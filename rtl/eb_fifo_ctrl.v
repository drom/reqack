==> flow/design.v <==
module eb_fifo_ctrl #(
    parameter DEPTHMO = 4'd15,
    parameter DEPTHLOG2MO = 3
) (
    input               t_0_req,
    output              t_0_ack,
    output reg          i_0_req,
    input               i_0_ack,
    output reg  [DEPTHLOG2MO : 0] wr_ptr,
    output wire [DEPTHLOG2MO : 0] rd_ptr,
    output  wen, ren,
    input   clk, reset_n
);
reg [DEPTHLOG2MO : 0] status_cnt;
reg [DEPTHLOG2MO : 0] q_rd_ptr;
assign t_0_ack = !(status_cnt == DEPTHMO);
assign ren = 1;
assign wen = t_0_req && t_0_ack;
always @(posedge clk or negedge reset_n)
    if (~reset_n) i_0_req <= 1'b0;
    else if (status_cnt == 0 && !(t_0_req && t_0_ack)) i_0_req <= 0;
    else if ((i_0_req && i_0_ack)  && !(t_0_req && t_0_ack) && (status_cnt == 1)) i_0_req <= 0;
    else i_0_req <= 1;
always @(posedge clk or negedge reset_n)
    if (~reset_n) wr_ptr <= 0;
    else if (t_0_req && t_0_ack) wr_ptr <= (wr_ptr == DEPTHMO) ? 0 : (wr_ptr + 1);
   assign rd_ptr=(i_0_req & i_0_ack)?(((q_rd_ptr == DEPTHMO) && (status_cnt != 0)) ? 0 : q_rd_ptr + 1):q_rd_ptr;
always @(posedge clk or negedge reset_n)
    if (~reset_n) begin
       q_rd_ptr <= 0;
    end else begin
       if (i_0_req && i_0_ack) q_rd_ptr <= (((q_rd_ptr == DEPTHMO) && (status_cnt != 0)) ? 0 : (q_rd_ptr + 1));
    end
always @(posedge clk or negedge reset_n)
    if (~reset_n) status_cnt <= 0;
    else if ((i_0_req && i_0_ack) && (t_0_req && t_0_ack)) status_cnt <= status_cnt;
    else if (i_0_req && i_0_ack && (status_cnt != 0)) status_cnt <= status_cnt - 1;
    else if (t_0_req && t_0_ack) status_cnt <= status_cnt + 1;
endmodule
Step by step through the tools: eb_fifo_ctrl
The steps from the RTL of eb_fifo_ctrl to its reports follow in flow order.
Lines are those of the file above, counted from 1.
Cell names lack the library's common part.
{ "setup": {"design": "eb_fifo_ctrl", "clock_port": "clk", "library": "sky130hd", "pvt_corner": "tt_025C_1v80"} }

Elaborated design
Counts by Yosys on the flattened word-level netlist (proc, flatten, opt, wreduce; memories kept). Register bits leave out memories and registers merged into their read ports (data or address). Print and check cells are left out. Cells with the same type and inputs are merged into one.
{ "bits": {"regBits": 13, "latchBits": 0, "ramBits": 0, "romBits": 0, "clocked_rd_ports_x_width": 0, "n_memories": 0, "in_bits": 4, "out_inout_bits": 12} }
{ "op_classes": {"n_addsub": 4, "n_mul": 0, "n_div": 0, "n_cmp": 0, "n_eq": 4, "n_shift": 0, "muxes": 7, "logic": 2, "reduce_logical": 14} }
{ "op_table": {"columns": ["operator", "n"], "rows": [
  ["two-way mux 4 bit", 5],
  ["adder 4 x 1 -> 4 bit (second input constant)", 3],
  ["== test 4 bit (second input constant)", 3],
  ["logical AND 1 bit", 8],
  ["subtractor 4 x 1 -> 4 bit (second input constant)", 1],
  ["== test 4 x 1 -> 1 bit (second input constant)", 1],
  ["logical NOT 4 bit", 1],
  ["nonzero test 4 bit", 1],
  ["logical NOT 1 bit", 2],
  ["AND reduction 2 bit", 1],
  ["nonzero test 2 bit", 1],
  ["two-way mux 1 bit", 2],
  ["bitwise AND 1 bit", 1],
  ["NOT 1 bit", 1]
]} }

Depth
Longest topological path by Yosys (ltp), each cell counted once; first at word level (registers and memories cut), then after technology mapping (sequential cells cut; the memories' decode and read muxes count).
{ "depth": {"depth_word": 8, "ABC_AREA": 0, "depth_mapped": 6, "depth_no_buf": 6} }

Mapped cells and area
Yosys stat after the flow's synthesis: flattened, memories mapped to cells. It holds for the ABC_AREA given above (unset counts as 0); a run with the other value may have another netlist.
The area totals of this step are shown rounded.
{ "by_type": {"columns": ["cell", "n", "type_area_um2"], "rows": [
  ["dfrtp_1", 13, 325.312],
  ["ha_1", 5, 62.56],
  ["nand2_1", 10, 37.536],
  ["a21oi_1", 6, 30.029],
  ["o21ai_0", 6, 30.029],
  ["xnor2_1", 3, 26.275],
  ["mux2_2", 2, 22.522],
  ["buf_4", 2, 15.014],
  ["inv_1", 4, 15.014],
  ["nand3_1", 3, 15.014],
  ["buf_6", 1, 11.261],
  ["a32o_1", 1, 10.01],
  ["and4b_1", 1, 10.01],
  ["mux2i_1", 1, 10.01],
  ["nand3_2", 1, 10.01],
  ["a311oi_1", 1, 8.758],
  ["and2_4", 1, 8.758],
  ["o2bb2ai_1", 1, 8.758]
]} }
Other cell types: 16; their cells: 17.
{ "synth_totals": {"cells": 79, "area_um2": 764.5, "seqArea_um2": 325.3, "ffs": 13, "n_buf": 4} }

Path before layout
Source: OpenSTA report_checks on the synthesized netlist (no wires, ideal clock, input and output delay 20% of the period each), path of least setup slack; recovery checks are left aside. Register names are those of the netlist, which keeps one name where synthesis merged equal registers.
{ "synth_path": {"path_type": "register -> output", "startpoint": "register status_cnt[1]", "endpoint": "output port rd_ptr[3]", "tclk_ns": 1.68, "out_delay_ns": 0.336, "arrival_time_ns": 1.426, "t_required_ns": 1.344, "path_slack_ns": -0.082, "delay_ns": 1.426, "stages": 7, "period_less_setup_slack_ns": 1.762} }
"delay_ns" = arrival - input delay + setup time.
A path that ends at an output port has no setup time.
"stages" counts driving pins, that of a launching flip-flop among them; a cell with two outputs on the path counts twice.
"period_less_setup_slack_ns" = period - worst setup slack (recovery checks aside). The figure is calculated, with input and output delays left at 20% of the set period.
Between the ends stands the longest chain of elaborated cells between them, by number of cells; it is not shown to be the way that was timed. Of several equally long chains one is given.
Each line given opens the expression or statement behind the cell; cells for indexed reads and writes are added by Yosys, which also makes memories of some case tables.
At most two assigning lines are given for a register; there are more.
{ "synth_via": {"cell_sequence": "dfrtp_1 inv_1 ha_1 nor3b_1 o21ai_0 nand3_1 a32o_1", "elab_chain_len": 4, "cone_cells": 4, "classes_between": "2 x mux; 2 x reduce/logical"} }
{ "synth_lines": {"columns": ["element", "line_no", "source"], "rows": [
  ["start, declared", 14, "reg [DEPTHLOG2MO : 0] status_cnt;"],
  ["start, assigned", 36, "else if ((i_0_req && i_0_ack) && (t_0_req && t_0_ack)) status_cnt <= status_cnt;"],
  ["start, assigned", 37, "else if (i_0_req && i_0_ack && (status_cnt != 0)) status_cnt <= status_cnt - 1;"],
  ["nonzero test 4 bit", 27, "assign rd_ptr=(i_0_req & i_0_ack)?(((q_rd_ptr == DEPTHMO) && (status_cnt != 0)) ? 0 : q_rd_ptr + 1):q_rd_ptr;"],
  ["logical AND 1 bit", 27, null],
  ["two-way mux 4 bit (2 in a row)", 27, null],
  ["end, declared", 10, "output wire [DEPTHLOG2MO : 0] rd_ptr,"]
]} }

Path in the finished layout
From the final timing report of entry B: the path of least setup slack in the routed layout; clock arrival at registers is part of the times.
{ "layout_path": {"path_type": "register -> output", "startpoint": "register status_cnt[1]", "endpoint": "output port rd_ptr[0]", "tclk_ns": 3.0, "out_delay_ns": 0.60, "arrival_time_ns": 2.26, "t_required_ns": 2.40, "path_slack_ns": 0.14, "stages": 8} }
Between the ends stands the longest chain of elaborated cells between them, by number of cells; it is not shown to be the way that was timed. Of several equally long chains one is given.
At most two assigning lines are given for a register; there are more.
{ "layout_via": {"cell_sequence": "dfrtp_2 inv_1 ha_1 nor3b_2 buf_4 o311ai_0 o21ai_0 clkdlybuf4s50_1", "elab_chain_len": 4, "cone_cells": 4, "classes_between": "2 x mux; 2 x reduce/logical"} }
{ "layout_lines": {"columns": ["element", "line_no", "source"], "rows": [
  ["start, declared", 14, "reg [DEPTHLOG2MO : 0] status_cnt;"],
  ["start, assigned", 36, "else if ((i_0_req && i_0_ack) && (t_0_req && t_0_ack)) status_cnt <= status_cnt;"],
  ["start, assigned", 37, "else if (i_0_req && i_0_ack && (status_cnt != 0)) status_cnt <= status_cnt - 1;"],
  ["nonzero test 4 bit", 27, "assign rd_ptr=(i_0_req & i_0_ack)?(((q_rd_ptr == DEPTHMO) && (status_cnt != 0)) ? 0 : q_rd_ptr + 1):q_rd_ptr;"],
  ["logical AND 1 bit", 27, null],
  ["two-way mux 4 bit (2 in a row)", 27, null],
  ["end, declared", 10, "output wire [DEPTHLOG2MO : 0] rd_ptr,"]
]} }

Top module eb_fifo_ctrl; platform sky130hd; tools Yosys and OpenROAD; 2 stored runs in no particular order. Input and output delays are each 20% of the period that was set; the output load is 0.01 pF.
"achieved clock period": clock period set for the run, less the worst setup slack. It is reckoned from that one timing run; input and output delays stay at 20% of the period that was set.
By "time on the worst setup path" is meant the share of the clock period that the worst setup path is allowed (20% is reserved at inputs, 20% at outputs), minus its slack. Clock arrival times at its registers enter into it.
"total power of the final layout" is the tool's figure for a default switching activity; nothing was simulated.
The measured numbers are rounded.

==> entry A: settings <==
{ "period_ns": 2.37, "CORE_UTILIZATION": 51, "SETUP_SLACK_MARGIN": 0.55, "PLACE_DENSITY": 0.82, "CORE_ASPECT_RATIO": 1.78, "ABC_AREA": 0, "GPL_ROUTABILITY_DRIVEN": 1, "CTS_CLUSTER_DIAMETER": 61, "CAP_MARGIN": 25, "CORE_MARGIN": 2, "SLEW_MARGIN": 20 }
==> entry A: results <==
not finished: floorplanning ended with error PDN-0185

==> entry B: settings <==
{ "period_ns": 3.0, "CAP_MARGIN": 20, "CORE_MARGIN": 2, "CORE_UTILIZATION": 40, "SLEW_MARGIN": 20 }
==> entry B: results <==
achieved clock period: 2.856 ns
summed negative setup slack: 0.000 ns
smallest hold slack: 0.518 ns
overall die area: 2277 um2
area of the standard cells in the finished layout: 962.2 um2
smallest setup slack: 0.144 ns
final utilization: 54.5 %
total power of the final layout: 968.7 µW
chip area after synthesis (Yosys): 764.5 um2
time on the worst setup path: 2.26 ns
worst setup path type: register -> output
